==> flow/design.v <==
module pc(
	input clk,
	input PCSrc,
	input [31:0] SignImm,
	input [25:0] jaddr,
	input Jump,
	output reg [31:0] PC,
	output [31:0] PCPlus
);
wire [31:0] PCj, PCb;
assign PCPlus = PC + 4;
assign PCj = Jump ? {PCPlus[31:28], jaddr, 2'b0} : PCb;
assign PCb = PCSrc ? PCPlus + (SignImm << 2) : PCPlus;
always @(posedge clk)
begin
	PC <= PCj;
end
initial
    PC = 0;
endmodule
== Tool chain data of pc ==
The steps from the RTL of pc to its reports follow in flow order.
Line numbers count from 1 in the design file above.
Operators carry their Yosys type and port widths (W data, S select, Z words).
Cell names lack the library's common part.
A cell with - has no value.
Set-up
  top: pc
  clock: clk
  cell library: sky130hd
  timing corner: tt_025C_1v80

== Elaborated design ==
Source: Yosys, flattened and elaborated, memories not mapped. Widths are those after wreduce. Registers that Yosys merges into a memory's read port (data or address) are not register bits. Print and check cells do not count. Equal cells are merged and count once.
Bit counts
  bits in registers: 32
  bits of input ports: 61
  output and inout port bits: 64
  word-level cells: 6
Cells by class
  add/sub/neg operators: 2
  mux-type cells: 2
Operator list (number)
  $mux W32: 2
  $add A32 B3 Y32 const B: 1
  $add A32 B32 Y32: 1

== Longest topological paths ==
Depth = most cells in a row (Yosys ltp): at word level without a register or memory, in the mapped netlist without a sequential cell, where the memories' decode and read muxes count.
Depth
  word-level depth: 4
  ABC_AREA: 0
  depth in mapped cells: 18
  mapped depth without buffers: 18

== Netlist ==
Source: synth_stat.txt of the flow (Yosys; design flattened, memories mapped). It holds for the ABC_AREA given above (unset counts as 0); a run with the other value may have another netlist.
Mapped netlist
  mapped cells: 428
  synthesis area: 0.003362 mm2
  sequential part of the area: 0.0006006 mm2
  flip-flop cells: 30
  buffers: 18
Cell types
  dfxtp_1: number 30, area in all 600.576 um2
  ha_1: number 36, area in all 450.432 um2
  xnor2_1: number 33, area in all 289.027 um2
  a21oi_1: number 45, area in all 225.216 um2
  xor2_1: number 22, area in all 192.685 um2
  nand2_1: number 43, area in all 161.405 um2
  a21o_1: number 19, area in all 142.637 um2
  o21ai_0: number 23, area in all 115.11 um2
  mux2i_1: number 11, area in all 110.106 um2
  nor2_1: number 28, area in all 105.101 um2
  mux2_2: number 9, area in all 101.347 um2
  and3_1: number 12, area in all 75.072 um2
  inv_1: number 20, area in all 75.072 um2
  nand3_1: number 8, area in all 40.038 um2
  nor3_1: number 8, area in all 40.038 um2
  a211oi_1: number 5, area in all 37.536 um2
  buf_4: number 5, area in all 37.536 um2
  nand4_1: number 6, area in all 37.536 um2
Other cell types: 34; their cells: 65.

== Path before layout ==
Source: OpenSTA report_checks on the synthesized netlist (no wires, ideal clock, input and output delay 20% of the period each), path of least setup slack; recovery checks are left aside. Register names are those of the netlist, which keeps one name where synthesis merged equal registers.
Timing path post-synthesis
  kind: flip-flop to flip-flop
  start point: register PC[2]
  end point: register PC[25]
  period: 4.93 ns
  setup time: 0.121 ns
  launch time at the first pin: 0.000 ns
  data arrival time: 3.644 ns
  data required time: 4.809 ns
  slack: 1.165 ns
  delay of the path: 3.765 ns
  driving pins on the path: 19
  path buffers: 0
  synthesis period reached: 3.765 ns
"delay of the path" = arrival - input delay + setup time.
"driving pins on the path": output pins that drive a net of the path, with the launching flip-flop's if there is one; two outputs of one cell count as two.
"synthesis period reached" = period - worst setup slack (recovery checks aside). The figure is calculated, with input and output delays left at 20% of the set period.
The rows between start and end are the longest chain of elaborated cells between them; the timing report does not say that the signal goes this way. Where chains are equally long, one stands for them.
A line is the first line of the expression or statement that the cell stems from. Yosys adds cells for indexed reads and writes and turns some case tables into memories.
On the way, post-synthesis
  cells stage by stage: dfxtp_1 -> ha_1 -> nand2_1 -> nor2_1 -> and4_1 -> nand3_1 -> inv_1 -> and3_1 -> xor2_1 -> ha_1 -> a21o_1 -> a21o_1 -> or2_2 -> o22ai_1 -> nor2_1 -> a21oi_1 -> xor2_1 -> a21oi_1 -> mux2_2
  length of the longest elaborated chain: 4
  elaborated cells between the ends (all ways): 4
  RTL lines with such cells: 3
  classes of those cells: 2 x add/sub; 2 x mux
Ends and longest elaborated chain, post-synthesis
  start: declaration: line 7  | output reg [31:0] PC,
  start: assignment: line 16  | PC <= PCj;
  $add A32 B3 Y32: line 11  | assign PCPlus = PC + 4;
  $add A32 B32 Y32: line 13  | assign PCb = PCSrc ? PCPlus + (SignImm << 2) : PCPlus;
  $mux W32: line 13
  $mux W32: line 12  | assign PCj = Jump ? {PCPlus[31:28], jaddr, 2'b0} : PCb;
  end: assignment: line 16
  end: declaration: line 7
Some nets on the timed path still bear RTL names; the line given drives or declares the net.
Nets with RTL names, path post-synthesis (line)
  PCPlus[22]: 11

== Worst path after layout ==
Path of least setup slack in the final report of run 2 (OpenROAD, finished layout, wires in). Where an end is a register, its clock arrival counts in the times.
Timing path after layout
  kind: flip-flop to flip-flop
  start point: register PC[2]
  end point: register PC[25]
  period: 4.61 ns
  setup time: 0.10 ns
  launch time at the first pin: 0.29 ns
  data arrival time: 4.43 ns
  data required time: 4.79 ns
  slack: 0.37 ns
  driving pins on the path: 19
  path buffers: 0
The rows between start and end are the longest chain of elaborated cells between them; the timing report does not say that the signal goes this way. Where chains are equally long, one stands for them.
On the way, after layout
  cells stage by stage: dfxtp_1 -> ha_1 -> nand2_1 -> nor2_1 -> and4_1 -> nand3_1 -> inv_1 -> and3_1 -> xor2_1 -> ha_1 -> a21o_1 -> a21o_1 -> or2_2 -> o22ai_1 -> nor2_1 -> a21oi_1 -> xor2_1 -> a21oi_1 -> mux2_2
  length of the longest elaborated chain: 4
  elaborated cells between the ends (all ways): 4
  RTL lines with such cells: 3
  classes of those cells: 2 x add/sub; 2 x mux
Ends and longest elaborated chain, after layout
  start: declaration: line 7  | output reg [31:0] PC,
  start: assignment: line 16  | PC <= PCj;
  $add A32 B3 Y32: line 11  | assign PCPlus = PC + 4;
  $add A32 B32 Y32: line 13  | assign PCb = PCSrc ? PCPlus + (SignImm << 2) : PCPlus;
  $mux W32: line 13
  $mux W32: line 12  | assign PCj = Jump ? {PCPlus[31:28], jaddr, 2'b0} : PCb;
  end: assignment: line 16
  end: declaration: line 7

Subject: flow runs of pc

Hi,

Record of 2 stored runs of the RTL-to-layout flow on pc, platform sky130hd. The runs are unordered. Constraints: input delay and output delay 20% of the set period each, output load 0.01 pF.
"clock period reached" = clock period - worst setup slack. The figure is calculated, with input and output delays left at 20% of the set period.
By "time used up by the worst setup path" is meant the share of the clock period that the worst setup path is allowed (20% is reserved at inputs, 20% at outputs), minus its slack. Clock arrival times at its registers enter into it.
By "power consumption" is meant OpenSTA's value without simulated activity: inputs other than the clock are taken to toggle once in ten clock periods, and the tool carries that through the logic.

==> run 1: settings <==
{ "period_ns": 3.44, "CORE_UTILIZATION": 47, "PLACE_DENSITY": 0.42, "CELL_PAD_IN_SITES_GLOBAL_PLACEMENT": 2, "GPL_TIMING_DRIVEN": 0, "SLEW_MARGIN": 10, "MIN_ROUTING_LAYER": "met2", "MAX_ROUTING_LAYER": "met5", "CAP_MARGIN": 20, "CORE_MARGIN": 2 }
==> run 1: results <==
not finished: placement ended with error GPL-0301

==> run 2: settings <==
{ "period_ns": 4.61, "CORE_UTILIZATION": 51, "CAP_MARGIN": 20, "CORE_MARGIN": 2, "SLEW_MARGIN": 20 }
==> run 2: results <==
mapped cell area after synthesis: 0.003362 mm2
overall die area: 0.0072573 mm2
standard-cell area after layout: 0.0046444 mm2
final design utilization: 0.731
worst setup slack after layout: 0.366 ns
setup TNS: 0.000 ns
smallest hold slack: 0.611 ns
power consumption: 2110 uW
clock period reached: 4.244 ns
time used up by the worst setup path: 4.24 ns
worst setup path kind: flip-flop to flip-flop

Regards
